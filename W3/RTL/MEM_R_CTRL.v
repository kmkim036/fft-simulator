==> flow/design.v <==
`timescale 1 ns / 100 ps
module COUNTER_VER3	(iCLK,
                     iRSTn,
                     iEN,
                     iCLR,
                     oCNT);
parameter WL  = 8;
parameter IV  = 0;  
parameter LSB = 2;
parameter ECV = 13;  
input	       		iCLK;
input	       		iRSTn;
input	     		iCLR;
input	       		iEN;
output	[WL-1:0]	oCNT;
reg		[WL-1:0]	oCNT;
always @(negedge iRSTn or posedge iCLK)
begin
    if (~iRSTn)
    begin
        oCNT <= IV ;
    end
    else if (iCLR)
    begin
        oCNT <= IV ;
    end
        else if (iEN)
        begin
        if (oCNT[WL-1:LSB] == ECV)
        begin
            oCNT <= IV;
        end
        else
        begin
            oCNT <= oCNT+1;
        end
        end
    else
    begin
        oCNT <= oCNT;
    end
end
endmodule
`timescale 1 ns / 100 ps
module D_REG(iRSTn,
             iCLK,
             iEN,
             iCLR,
             iDATA,
             oDATA);
    parameter WL = 8;
    input	iRSTn;
    input	iCLK;
    input	iEN;
    input	iCLR;
    input	[WL-1:0] iDATA;
    output	[WL-1:0] oDATA;
    reg 	[WL-1:0] oDATA;
    always @(posedge iCLK or negedge iRSTn)
    begin
        if (~iRSTn)
        begin
            oDATA <= # 3	0;
        end
        else if (iCLR)
        begin
            oDATA <= # 3	0;
        end
            else if (iEN)
            begin
            oDATA	 <= # 3	iDATA;
            end
        else
        begin
            oDATA	 <= # 3	oDATA;
        end
    end
endmodule
`timescale 1 ns / 100 ps
module MEM_R_CTRL(iRSTn,
                  iCLK,
                  iStart_INT,
                  iCLR,
                  oEN_RC,
                  oEN,
                  RADDR,
                  STATE);
    parameter	STATE0	 = 3'b000;
    parameter	STATE1	 = 3'b001;
    parameter	STATE2	 = 3'b010;
    parameter	STATE3	 = 3'b011;
    parameter	STATE4	 = 3'b100;
    parameter	STATE5	 = 3'b101;
    parameter	CNT		   = 20;
    input 				iRSTn;
    input 				iCLK;
    input 				iStart_INT;
    input 				iCLR;
    output 				oEN_RC;
    output 				oEN;
    output	[6:0]		RADDR;
    output	[2:0]		STATE;
    reg		[2:0]		current_state;
    wire	[2:0]		next_state;
    wire				Cnt_EN;
    wire	[4:0]		oCNT;
    wire				oEN_FINAL;
    always @(posedge iCLK or negedge iRSTn)
    begin
        if (~iRSTn)
        begin
            current_state <= STATE0;
        end
        else if (iCLR)
        begin
            current_state <= STATE0;
        end
        else
        begin
            current_state <= next_state;
        end
    end
    assign next_state = (current_state == STATE0) ? ((iStart_INT == 1) ? STATE1 : STATE0) :
    (current_state == STATE1) ? ((oCNT == CNT-1) ?	STATE2 : STATE1) :
    (current_state == STATE2) ? ((oCNT == CNT-1) ? STATE3 : STATE2) :
    (current_state == STATE3) ? ((oCNT == CNT-1) ? STATE4 : STATE3) :
    (current_state == STATE4) ? ((oCNT == CNT-1) ? STATE5 : STATE4) :
    (current_state == STATE5) ? ((oCNT == CNT-1) ? STATE0 : STATE5) : STATE0;
    assign Cnt_EN = (current_state == STATE0) ? 1'b0 : 1'b1 ;
    COUNTER_VER3#(
    .WL(5),
    .IV(0),
    .LSB(0),
    .ECV(CNT-1)
    )U_COUNTER_V3_WC(
    .iCLK(iCLK),
    .iRSTn(iRSTn),
    .iEN(Cnt_EN),
    .iCLR(iCLR),
    .oCNT(oCNT)
    );
    assign	oEN_RC = (current_state == STATE1) ? ((oCNT < 5'd16) ? {1'b1} : 0) :
    (current_state == STATE2) ? ((oCNT < 5'd16) ? {1'b1} : 0) :
    (current_state == STATE3) ? ((oCNT < 5'd16) ? {1'b1} : 0) :
    (current_state == STATE4) ? ((oCNT < 5'd16) ? {1'b1} : 0) :
    (current_state == STATE5) ? ((oCNT < 5'd16) ? {1'b1} : 0) : 0;
    assign	RADDR = (current_state == STATE1) ? {3'b000,{oCNT[0]},{oCNT[3]},{oCNT[2]},{oCNT[1]}} :
    (current_state == STATE2) ? {3'b001,{oCNT[3]},{oCNT[0]},{oCNT[2]},{oCNT[1]}} :
    (current_state == STATE3) ? {3'b010,{oCNT[2]},{oCNT[1]},{oCNT[0]},{oCNT[3]}} :
    (current_state == STATE4) ? {3'b011,{oCNT[3:0]}} :
    (current_state == STATE5) ? {3'b011,{oCNT[3:0]}} :	0;
    assign	oEN_FINAL = 	(current_state == STATE5)	? ((oCNT < 5'd16) ? 1'b1 : 0) : 0;
    assign	STATE = current_state;
    D_REG#(
    .WL(1)
    )D_REG_oEN(
    .iRSTn(iRSTn),
    .iCLK(iCLK),
    .iCLR(iCLR),
    .iEN(1'b1),
    .iDATA(oEN_FINAL),
    .oDATA(oEN)
    );
endmodule
==> Reports on MEM_R_CTRL <==
The steps from the RTL of MEM_R_CTRL to its reports follow in flow order.
Lines are those of the file above, counted from 1.
Operators carry their Yosys type and port widths (W data, S select, Z words).
Library cell names are shortened.
{ "inputs": {"top": "MEM_R_CTRL", "clock_port": "iCLK", "library": "sky130hd", "corner": "tt_025C_1v80"} }

==> Elaborated design <==
Counts by Yosys on the flattened word-level netlist (proc, flatten, opt, wreduce; memories kept). Register bits leave out memories and registers merged into their read ports (data or address). Print and check cells are left out.
{ "classes": {"equal": 7, "n_logic": 0, "n_mux": 28, "cmp": 1, "div": 0, "reduce_and_logical": 1, "add_sub_neg": 1, "mul": 0, "n_shift": 0} }
{ "op_table": {"columns": ["cell", "count"], "rows": [
  ["$mux W6", 5],
  ["$mux W3", 9],
  ["$mux W5", 3],
  ["$mux W1", 10],
  ["$eq A3 B2 Y1 const B", 2],
  ["$eq A3 B3 Y1 const B", 2],
  ["$add A5 B1 Y5 const B", 1],
  ["$lt A5 B5 Y1 const B", 1],
  ["$eq A5 B5 Y1 const B", 1],
  ["$eq A3 B1 Y1 const B", 1],
  ["$logic_not A3 Y1", 1],
  ["$ne A2 B2 Y1 const B", 1],
  ["$mux W2", 1]
]} }
{ "word_totals": {"memories": 0, "input_bits": 4, "regBits": 9, "ram_bits": 0, "out_inout_bits": 12, "latchBits": 0, "elab_cells": 41, "clocked_rd_ports_x_width": 0, "romBits": 0} }

==> Longest topological paths <==
Depth = most cells in a row (Yosys ltp): at word level without a register or memory, in the mapped netlist without a sequential cell, where the memories' decode and read muxes count.
{ "logic_depth": {"word_depth": 9, "abc_area": 0, "mapped_depth": 5, "ltp_nobuf": 4} }

==> After synthesis <==
Yosys stat after the flow's synthesis: flattened, memories mapped to cells. It holds for the ABC_AREA given above (unset counts as 0); a run with the other value may have another netlist.
Totals and module areas in this step are rounded.
{ "synth_totals": {"cells": 80, "synth_area_um2": 690, "seq_area_um2": 230, "ff_cells": 9, "buffers": 9} }
{ "types": {"columns": ["cell", "count", "area_total_um2"], "rows": [
  ["dfrtp_1", 9, 225.216],
  ["a21oi_1", 8, 40.038],
  ["nand2_1", 7, 26.275],
  ["o21ai_0", 5, 25.024],
  ["a211oi_1", 3, 22.522],
  ["mux2_2", 2, 22.522],
  ["buf_2", 4, 20.019],
  ["mux2i_1", 2, 20.019],
  ["or3_1", 3, 18.768],
  ["nor3_4", 1, 16.266],
  ["buf_4", 2, 15.014],
  ["a31oi_1", 2, 12.512],
  ["and4bb_1", 1, 12.512],
  ["ha_1", 1, 12.512],
  ["nor2b_1", 2, 12.512],
  ["buf_6", 1, 11.261],
  ["inv_1", 3, 11.261],
  ["nand4bb_1", 1, 11.261]
]} }
Not listed: further types 21, cells in them 23.
The figures by module come from a second, unflattened synthesis with its own total; it is not the netlist above.
{ "hier_totals": {"cells_unflattened": 77, "area_unflattened_um2": 710} }
Each row is one instance without its submodules.
{ "by_module": {"columns": ["mod", "mod_area_um2", "cells", "seq_area_um2", "n_inst"], "rows": [
  ["MEM_R_CTRL", 430, 51, 75, 1],
  ["COUNTER_VER3", 240, 23, 130, 1],
  ["D_REG (WL=1)", 39, 3, 25, 1]
]} }

==> Worst setup path after synthesis <==
OpenSTA on the mapped netlist: ideal clock, no wires. The path of least setup slack (recovery checks aside). Input and output delay are each 20% of the period. Register names are those of the netlist, which keeps one name where synthesis merged equal registers.
{ "synth_timing": {"path_type": "register to output", "from": "register current_state[0]", "to": "output port RADDR[2]", "arrival_ps": 1255, "stages": 6, "n_path_buf": 2, "required_time_ps": 1832, "period_ps": 2290, "launch_ps": 0, "out_delay_ps": 458, "delay_ps": 1255, "path_slack_ps": 577, "synth_period_reached_ps": 1713} }
"delay_ps" is the arrival time less input delay plus setup time.
At an output port there is no setup time.
"stages" counts driving pins, that of a launching flip-flop among them; a cell with two outputs on the path counts twice.
"synth_period_reached_ps" = period - worst setup slack (recovery checks aside). The figure is calculated, with input and output delays left at 20% of the set period.
The rows between start and end are the longest chain of elaborated cells between them; the timing report does not say that the signal goes this way. Where chains are equally long, one stands for them.
Each line given opens the expression or statement behind the cell; cells for indexed reads and writes are added by Yosys, which also makes memories of some case tables.
A register here has more assigning lines than the two given.
{ "synth_between": {"cell_sequence": "dfrtp_1 > buf_4 > buf_2 > nand2_1 > mux2_2 > o22ai_1", "elab_chain_len": 6, "cone_cells": 10, "cone_classes": "eq/ne: 5; mux: 5"} }
{ "synth_lines": {"columns": ["item", "line_no", "source"], "rows": [
  ["start, declared", 103, "reg [2:0] current_state;"],
  ["start, assigned", 112, "current_state <= STATE0;"],
  ["start, assigned", 120, "current_state <= next_state;"],
  ["$eq A3 B3 Y1", 151, "(current_state == STATE5) ? {3'b011,{oCNT[3:0]}} : 0;"],
  ["$mux W6", 151, null],
  ["$mux W6", 150, "(current_state == STATE4) ? {3'b011,{oCNT[3:0]}} :"],
  ["$mux W6", 149, "(current_state == STATE3) ? {3'b010,{oCNT[2]},{oCNT[1]},{oCNT[0]},{oCNT[3]}} :"],
  ["$mux W6", 148, "(current_state == STATE2) ? {3'b001,{oCNT[3]},{oCNT[0]},{oCNT[2]},{oCNT[1]}} :"],
  ["$mux W6", 147, "assign RADDR = (current_state == STATE1) ? {3'b000,{oCNT[0]},{oCNT[3]},{oCNT[2]},{oCNT[1]}} :"],
  ["end, declared", 101, "output [6:0] RADDR;"]
]} }

==> Worst path after layout <==
From the final timing report of run 1: the path of least setup slack in the routed layout; clock arrival at registers is part of the times.
The path's times are printed in steps of 10 ps; the period is the one set.
{ "layout_timing": {"path_type": "register to output", "from": "register current_state[0]", "to": "output port RADDR[0]", "required_time_ps": 1520, "stages": 6, "launch_ps": 260, "n_path_buf": 2, "period_ps": 1900, "arrival_ps": 1540, "path_slack_ps": -20, "out_delay_ps": 380} }
The rows between start and end are the longest chain of elaborated cells between them; the timing report does not say that the signal goes this way. Where chains are equally long, one stands for them.
A register here has more assigning lines than the two given.
{ "layout_between": {"cell_sequence": "dfrtp_2 > buf_6 > mux2_4 > a211oi_2 > a21oi_1 > buf_2", "elab_chain_len": 6, "cone_cells": 10, "cone_classes": "eq/ne: 5; mux: 5"} }
{ "layout_lines": {"columns": ["item", "line_no", "source"], "rows": [
  ["start, declared", 103, "reg [2:0] current_state;"],
  ["start, assigned", 112, "current_state <= STATE0;"],
  ["start, assigned", 120, "current_state <= next_state;"],
  ["$eq A3 B3 Y1", 151, "(current_state == STATE5) ? {3'b011,{oCNT[3:0]}} : 0;"],
  ["$mux W6", 151, null],
  ["$mux W6", 150, "(current_state == STATE4) ? {3'b011,{oCNT[3:0]}} :"],
  ["$mux W6", 149, "(current_state == STATE3) ? {3'b010,{oCNT[2]},{oCNT[1]},{oCNT[0]},{oCNT[3]}} :"],
  ["$mux W6", 148, "(current_state == STATE2) ? {3'b001,{oCNT[3]},{oCNT[0]},{oCNT[2]},{oCNT[1]}} :"],
  ["$mux W6", 147, "assign RADDR = (current_state == STATE1) ? {3'b000,{oCNT[0]},{oCNT[3]},{oCNT[2]},{oCNT[1]}} :"],
  ["end, declared", 101, "output [6:0] RADDR;"]
]} }

Measured data: module MEM_R_CTRL, platform sky130hd, 2 stored runs of the flow under differing settings, order arbitrary. Input and output delays are each 20% of the period that was set; the output load is 0.01 pF.
"power_total_w": no workload was simulated; the value follows from the tool's default switching activity.
Values from the reports are rounded here.

Run 1
==> flow/run.sh <==
#!/bin/bash
# the make line also repeats the synthesis and layout settings of config.mk as NAME=value (left out here)
make -C /OpenROAD-flow-scripts/flow DESIGN_CONFIG=/design/flow/config.mk WORK_HOME=/design/flow/orfs CLKGATE_MAP_FILE= finish
==> flow/config.mk <==
export PLATFORM = sky130hd
export DESIGN_NAME = MEM_R_CTRL
export DESIGN_NICKNAME = MEM_R_CTRL
export VERILOG_FILES = /design/flow/design.v
export SDC_FILE = /design/flow/constraint.sdc
export NUM_CORES = 4
export LEC_CHECK = 0
export CAP_MARGIN = 20
export CORE_MARGIN = 2
export CORE_UTILIZATION = 40
export SETUP_SLACK_MARGIN = 0.14
export SLEW_MARGIN = 20
==> flow/constraint.sdc <==
create_clock -name core_clock -period 1.9 [get_ports {iCLK}]
set_input_delay 0.3800 -clock core_clock [delete_from_list [all_inputs] [get_ports {iCLK}]]
set_output_delay 0.3800 -clock core_clock [all_outputs]
set_load 0.01 [all_outputs]

==> results of run 1, as JSON <==
{
  "synthesis_area_um2": 690,
  "design_die_area_um2": 2100,
  "util_frac": 0.63,
  "timing.setup.ws_ps": -20,
  "power_total_w": 0.00043
}

Run 2
==> flow/run.sh <==
#!/bin/bash
# the make line also repeats the synthesis and layout settings of config.mk as NAME=value (left out here)
make -C /OpenROAD-flow-scripts/flow DESIGN_CONFIG=/design/flow/config.mk WORK_HOME=/design/flow/orfs CLKGATE_MAP_FILE= finish
==> flow/config.mk <==
export PLATFORM = sky130hd
export DESIGN_NAME = MEM_R_CTRL
export DESIGN_NICKNAME = MEM_R_CTRL
export VERILOG_FILES = /design/flow/design.v
export SDC_FILE = /design/flow/constraint.sdc
export NUM_CORES = 4
export LEC_CHECK = 0
export CAP_MARGIN = 5
export CORE_MARGIN = 2
export CORE_UTILIZATION = 63
export GPL_ROUTABILITY_DRIVEN = 1
export GPL_TIMING_DRIVEN = 1
export HOLD_SLACK_MARGIN = 0.11
export MIN_ROUTING_LAYER = met2
export PLACE_DENSITY = 0.78
export SETUP_SLACK_MARGIN = 0.16
export SLEW_MARGIN = 20
==> flow/constraint.sdc <==
create_clock -name core_clock -period 1.3 [get_ports {iCLK}]
set_input_delay 0.2600 -clock core_clock [delete_from_list [all_inputs] [get_ports {iCLK}]]
set_output_delay 0.2600 -clock core_clock [all_outputs]
set_load 0.01 [all_outputs]

==> results of run 2, as JSON <==
{
  "outcome": "no results, placement failed with DPL-0038"
}
